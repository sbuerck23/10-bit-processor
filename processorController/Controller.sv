==> flow/design.v <==
module Controller(
		input logic [9:0]INSTR,
		input logic [1:0]TIME,
		input logic CLK,
		output logic [9:0]IMM,
		output logic [1:0]Rin, Rout,
		output logic [3:0]FN,
		output logic ENW, ENR, Ain, Gin, Gout, Ext, INSTin, DONE, enIMM
);
parameter   LOAD = 4'b0000,
            COPY = 4'b0001,
            ADD  = 4'b0010,
            SUB  = 4'b0011,
            INV  = 4'b0100,
            FLP  = 4'b0101,
            AND  = 4'b0110,
            OR   = 4'b0111,
            XOR  = 4'b1000,
            LSL  = 4'b1001,
            LSR  = 4'b1010,
            ASR  = 4'b1011,
            ADDI = 4'b1100,
            SUBI = 4'b1101;
logic [1:0]RX, RY;
logic [5:0]IMMED;
always_ff@(posedge CLK)
begin
    if(INSTR[9])
    begin
		  IMMED <= INSTR[5:0];
		  RX <= INSTR[7:6];
        if(INSTR[8])
            FN <= 4'b1101;
        else  
            FN <= 4'b1100;
     end
     else  
	  begin
        FN <= INSTR[3:0];
		  RX <= INSTR[7:6];  
		  RY <= INSTR[5:4];  
		  IMMED <= 5'd0;
	  end
end
assign IMM[9:6] = 4'b0000;  
assign IMM[5:0] = IMMED;
always_ff@(posedge CLK)
begin
	if(DONE)
	begin
		ENW <= 1'b0;
		ENR <= 1'b0;
		Ain <= 1'b0; 
		Gin <= 1'b0; 
		Gout <= 1'b0; 
		Ext <= 1'b0; 
		INSTin <= 1'b0; 
		DONE <= 1'b0; 
		enIMM <= 1'b0;
	end
	if(TIME == 2'b00)
	begin
		Ext <= 1'b1;
		INSTin <= 1'b1;
	end
	else
	begin
		case(FN)
			LOAD:
				case(TIME)
					2'd1:
					begin
						INSTin <= 1'b0;
						Ext <= 1'b1;
						ENW <= 1'b1;
						Rin <= RX;
						DONE <= 1'b1;
					end
				endcase
			COPY:
				case(TIME)
					2'd1:
					begin
						Rout <= RY;
						Rin <= RX;
						ENR <= 1'b1;
						ENW <= 1'b1;
					end
				endcase
			ADD:
				case(TIME)
					2'd1:
					begin
						Rout <= RX;
						ENR <= 1'b1;
						Ain <= 1'b1;
					end
					2'd2:
					begin
						Ain <= 1'b0;
						Rout <= RY;
						ENR <= 1'b1;
						Gin <= 1'b1;
					end
					2'd3:
					begin
						Gin <= 1'b0;
						Gout <= 1'b1;
						Rin <= RX;
						ENW <= 1'b1;
						DONE <= 1'b1;
					end
				endcase
			SUB:
				case(TIME)
					2'd1:
					begin
						Rout <= RX;
						ENR <= 1'b1;
						Ain <= 1'b1;
					end
					2'd2:
					begin
						Ain <= 1'b0;
						Rout <= RY;
						ENR <= 1'b1;
						Gin <= 1'b1;
					end
					2'd3:
					begin
						Gin <= 1'b0;
						Gout <= 1'b1;
						Rin <= RX;
						ENW <= 1'b1;
						DONE <= 1'b1;
					end
				endcase
			INV:
				case(TIME)
					2'd1:
					begin
						Rout <= RY;
						ENR <= 1'b1;
						Ain <= 1'b1;
					end
					2'd2:
					begin
						Ain <= 1'b0;
						Gin <= 1'b1;
					end
					2'd3:
					begin
						Gin <= 1'b0;
						Gout <= 1'b1;
						Rin <= RX;
						ENW <= 1'b1;
						DONE <= 1'b1;
					end
				endcase
			FLP:
				case(TIME)
					2'd1:
					begin
						Rout <= RY;
						ENR <= 1'b1;
						Ain <= 1'b1;
					end
					2'd2:
					begin
						Ain <= 1'b0;
						Gin <= 1'b1;
					end
					2'd3:
					begin
						Gin <= 1'b0;
						Gout <= 1'b1;
						Rin <= RX;
						ENW <= 1'b1;
						DONE <= 1'b1;
					end
				endcase
			AND: 
				case(TIME)
					2'd1:
					begin
						Rout <= RX;
						ENR <= 1'b1;
						Ain <= 1'b1;
					end
					2'd2:
					begin
						Ain <= 1'b0;
						Rout <= RY;
						ENR <= 1'b1;
						Gin <= 1'b1;
					end
					2'd3:
					begin
						Gin <= 1'b0;
						Gout <= 1'b1;
						Rin <= RX;
						ENW <= 1'b1;
						DONE <= 1'b1;
					end
				endcase
			OR:
				case(TIME)
					2'd1:
					begin
						Rout <= RX;
						ENR <= 1'b1;
						Ain <= 1'b1;
					end
					2'd2:
					begin
						Ain <= 1'b0;
						Rout <= RY;
						ENR <= 1'b1;
						Gin <= 1'b1;
					end
					2'd3:
					begin
						Gin <= 1'b0;
						Gout <= 1'b1;
						Rin <= RX;
						ENW <= 1'b1;
						DONE <= 1'b1;
					end
				endcase
			XOR:
				case(TIME)
					2'd1:
					begin
						Rout <= RX;
						ENR <= 1'b1;
						Ain <= 1'b1;
					end
					2'd2:
					begin
						Ain <= 1'b0;
						Rout <= RY;
						ENR <= 1'b1;
						Gin <= 1'b1;
					end
					2'd3:
					begin
						Gin <= 1'b0;
						Gout <= 1'b1;
						Rin <= RX;
						ENW <= 1'b1;
						DONE <= 1'b1;
					end
				endcase
			LSL:
				case(TIME)
					2'd1:
					begin
						Rout <= RX;
						ENR <= 1'b1;
						Ain <= 1'b1;
					end
					2'd2:
					begin
						Ain <= 1'b0;
						Rout <= RY;
						ENR <= 1'b1;
						Gin <= 1'b1;
					end
					2'd3:
					begin
						Gin <= 1'b0;
						Gout <= 1'b1;
						Rin <= RX;
						ENW <= 1'b1;
						DONE <= 1'b1;
					end
				endcase
			LSR:
				case(TIME)
					2'd1:
					begin
						Rout <= RX;
						ENR <= 1'b1;
						Ain <= 1'b1;
					end
					2'd2:
					begin
						Ain <= 1'b0;
						Rout <= RY;
						ENR <= 1'b1;
						Gin <= 1'b1;
					end
					2'd3:
					begin
						Gin <= 1'b0;
						Gout <= 1'b1;
						Rin <= RX;
						ENW <= 1'b1;
						DONE <= 1'b1;
					end
				endcase
			ASR:
				case(TIME)
					2'd1:
					begin
						Rout <= RX;
						ENR <= 1'b1;
						Ain <= 1'b1;
					end
					2'd2:
					begin
						Ain <= 1'b0;
						Rout <= RY;
						ENR <= 1'b1;
						Gin <= 1'b1;
					end
					2'd3:
					begin
						Gin <= 1'b0;
						Gout <= 1'b1;
						Rin <= RX;
						ENW <= 1'b1;
						DONE <= 1'b1;
					end
				endcase
			ADDI:
				case(TIME)
					2'd1:
					begin
						enIMM <= 1'b1;
						Ain <= 1'b1;
					end
					2'd2:
					begin
						Ain <= 1'b0;
						Rout <= RX;
						ENR <= 1'b1;
						Gin <= 1'b1;
					end
					2'd3:
					begin
						Gin <= 1'b0;
						Gout <= 1'b1;
						Rin <= RX;
						ENW <= 1'b1;
						DONE <= 1'b1;
					end
				endcase
			SUBI:
				case(TIME)
					2'd1:
					begin
						enIMM <= 1'b1;
						Ain <= 1'b1;
					end
					2'd2:
					begin
						Ain <= 1'b0;
						Rout <= RX;
						ENR <= 1'b1;
						Gin <= 1'b1;
					end
					2'd3:
					begin
						Gin <= 1'b0;
						Gout <= 1'b1;
						Rin <= RX;
						ENW <= 1'b1;
						DONE <= 1'b1;
					end
				endcase
			default:;
		endcase
	end
end								
endmodule
==> Tool chain data of Controller <==
The steps from the RTL of Controller to its reports follow in flow order.
Line numbers count from 1 in the design file above.
Library cell names are shortened.
{ "inputs": {"top_module": "Controller", "clk_port": "CLK", "cell_library": "sky130hd", "lib_corner": "tt_025C_1v80"} }

==> Elaborated design <==
Counts by Yosys on the flattened word-level netlist (proc, flatten, opt, wreduce; memories kept). Register bits leave out memories and registers merged into their read ports (data or address). Print and check cells are left out. Cells with the same type and inputs are merged into one.
{ "bits": {"elab_cells": 94, "register_bits": 27} }
{ "op_classes": {"eq_ne": 21, "n_logic": 1, "reduce_logical": 12, "mux": 45} }
{ "op_table": {"columns": ["cell", "n"], "rows": [
  ["1-bit 2-to-1 mux", 32],
  ["4-bit equality test with constant B", 6],
  ["4-bit by 3-bit equality test with 1-bit output with constant B", 4],
  ["14-bit nonzero test", 1],
  ["13-bit nonzero test", 1],
  ["12-bit OR reduction", 1],
  ["2-bit by 1-bit inequality test with 1-bit output with constant B", 4],
  ["4-bit by 2-bit equality test with 1-bit output with constant B", 2],
  ["8-bit OR reduction", 1],
  ["2-bit case mux with 2-bit select", 2],
  ["1-bit case mux with 2-bit select", 4],
  ["2-bit 2-to-1 mux", 4],
  ["2-bit OR reduction", 3],
  ["2-bit case mux with 3-bit select", 1],
  ["5-bit AND reduction", 1],
  ["2-bit equality test with constant B", 2],
  ["4-bit by 1-bit equality test with 1-bit output with constant B", 1],
  ["4-bit zero test", 1],
  ["4-bit AND reduction", 1],
  ["4-bit 2-to-1 mux", 1],
  ["3-bit by 1-bit inequality test with 1-bit output with constant B", 1],
  ["3-bit OR reduction", 1],
  ["1-bit case mux with 3-bit select", 1],
  ["2-bit by 1-bit equality test with 1-bit output with constant B", 1],
  ["2-bit zero test", 1],
  ["1-bit NOT", 1]
]} }

==> Logic depth <==
Depth = most cells in a row (Yosys ltp): at word level without a register or memory, in the mapped netlist without a sequential cell, where the memories' decode and read muxes count.
{ "logic_depth": {"depth_word": 5, "ABC_AREA": 0, "mapped_depth": 6} }

==> After synthesis <==
Source: synth_stat.txt of the flow (Yosys; design flattened, memories mapped). It holds for the ABC_AREA given above (unset counts as 0); a run with the other value may have another netlist.
{ "types": {"columns": ["cell", "n"], "rows": [
  ["dfxtp_1", 21],
  ["edfxtp_1", 6],
  ["ha_1", 4],
  ["and2_1", 6],
  ["a21oi_1", 7],
  ["or3_1", 5],
  ["buf_4", 4],
  ["and4b_1", 2],
  ["mux2i_1", 2],
  ["inv_1", 5],
  ["nor2b_1", 3],
  ["or2_2", 3],
  ["o221ai_1", 2],
  ["o2bb2ai_1", 2],
  ["or3b_1", 2],
  ["a211oi_1", 2],
  ["buf_2", 3],
  ["mux2_4", 1]
]} }
Other cell types: 26; their cells: 36.
{ "mapped": {"cell_count": 116, "ffs": 27, "buf_cells": 10, "seqArea_um2": 600.6, "mapped_area_um2": 1206.2} }

==> Timing after synthesis <==
Source: OpenSTA report_checks on the synthesized netlist (no wires, ideal clock, input and output delay 20% of the period each), path of least setup slack; recovery checks are left aside. Register names are those of the netlist, which keeps one name where synthesis merged equal registers.
{ "synth_path": {"kind": "input port to flip-flop", "startpoint": "in TIME[0]", "endpoint": "reg Rout[0]", "path_slack_ps": -67, "clock_period_ps": 1690, "t_first_pin_ps": 338, "in_delay_ps": 338, "path_buffers": 1, "path_stages": 5, "arrival_time_ps": 1388, "setup_time_ps": 369, "path_delay_ps": 1419, "synth_period_reached_ps": 1757} }
"path_delay_ps" is the arrival time less input delay plus setup time.
"path_stages" counts driving pins, that of a launching flip-flop among them; a cell with two outputs on the path counts twice.
"synth_period_reached_ps" = period - worst setup slack (recovery checks aside). The figure is calculated, with input and output delays left at 20% of the set period.
The rows between start and end are the longest chain of elaborated cells between them; the timing report does not say that the signal goes this way. Where chains are equally long, one stands for them.
Each line given opens the expression or statement behind the cell; cells for indexed reads and writes are added by Yosys, which also makes memories of some case tables.
At most two assigning lines are given for a register; there are more.
The path ends at the enable pin of a flip-flop; only ways to that pin are counted.
{ "synth_via": {"cell_sequence": "inv_1 > ha_1 > clkbuf_1 > o22ai_1 > a2111oi_1", "elab_chain_len": 3, "cells_between": 8} }
{ "synth_lines": {"columns": ["element", "line", "text"], "rows": [
  ["start, declared", 3, "input logic [1:0]TIME,"],
  ["2-bit by 1-bit equality test with 1-bit output", 81, "case(TIME)"],
  ["3-bit by 1-bit inequality test with 1-bit output", null, null],
  ["5-bit AND reduction", null, null],
  ["end, assigned", 84, "Rout <= RY;"],
  ["end, assigned", 94, "Rout <= RX;"],
  ["end, declared", 6, "output logic [1:0]Rin, Rout,"]
]} }

==> Worst path after layout <==
Path of least setup slack in the final report of stored run 1 (OpenROAD, finished layout, wires in). Where an end is a register, its clock arrival counts in the times.
The report prints the path's times to 10 ps; the period is as set.
{ "layout_path": {"kind": "input port to flip-flop", "startpoint": "in TIME[1]", "endpoint": "reg Rout[0]", "arrival_time_ps": 1380, "path_stages": 7, "t_first_pin_ps": 290, "path_slack_ps": 100, "clock_period_ps": 1460, "path_buffers": 3, "setup_time_ps": 250, "in_delay_ps": 290} }
The rows between start and end are the longest chain of elaborated cells between them; the timing report does not say that the signal goes this way. Where chains are equally long, one stands for them.
At most two assigning lines are given for a register; there are more.
The path ends at the data pin of a flip-flop with enable; ways to the enable are not counted.
{ "layout_via": {"cell_sequence": "buf_6 > buf_12 > ha_4 > buf_12 > or3_1 > o221ai_2 > a211oi_1", "elab_chain_len": 3, "cells_between": 6} }
{ "layout_lines": {"columns": ["element", "line", "text"], "rows": [
  ["start, declared", 3, "input logic [1:0]TIME,"],
  ["2-bit equality test", 327, "case(TIME)"],
  ["2-bit 2-to-1 mux", 327, null],
  ["2-bit case mux with 3-bit select", 68, "case(FN)"],
  ["end, assigned", 84, "Rout <= RY;"],
  ["end, assigned", 94, "Rout <= RX;"],
  ["end, declared", 6, "output logic [1:0]Rin, Rout,"]
]} }

FLOW RESULTS
============

Stored flow runs of Controller (2 of them; Yosys, OpenROAD, sky130hd). They differ in their settings and are not a sequence. Constraints: input delay and output delay 20% of the set period each, output load 0.01 pF.
By "worst_path_time_ps" is meant the share of the clock period that the worst setup path is allowed (20% is reserved at inputs, 20% at outputs), minus its slack. Clock arrival times at its registers enter into it.
"design_power_w": no workload was simulated; the value follows from the tool's default switching activity.
"worst_path_time_ps" is known to 10 ps.
[
  {
    "run": "stored run 1",
    "settings": { "period_ns": 1.46, "CORE_UTILIZATION": 18, "SETUP_SLACK_MARGIN": 0.38, "PLACE_DENSITY_LB_ADDON": 0.24, "GPL_ROUTABILITY_DRIVEN": 1, "CTS_CLUSTER_SIZE": 69, "SLEW_MARGIN": 5, "CAP_MARGIN": 20, "CORE_MARGIN": 2 },
    "results": { "worst_path_time_ps": 1070, "path_kind": "input port to flip-flop", "final_die_area_um2": 7371.9, "design_power_w": 0.001749, "worstSetupSlack_ps": 100, "layout_utilization_pct": 31.7, "post_synth_area_um2": 1206.2, "cell_area_final_um2": 2037.0 }
  },
  {
    "run": "stored run 2",
    "settings": { "period_ns": 2.0, "CAP_MARGIN": 20, "CORE_MARGIN": 2, "CORE_UTILIZATION": 40, "SLEW_MARGIN": 20 },
    "results": { "worst_path_time_ps": 1530, "path_kind": "input port to flip-flop", "final_die_area_um2": 3470.4, "design_power_w": 0.001135, "worstSetupSlack_ps": 71, "layout_utilization_pct": 59.6, "post_synth_area_um2": 1206.2, "cell_area_final_um2": 1671.6 }
  }
]
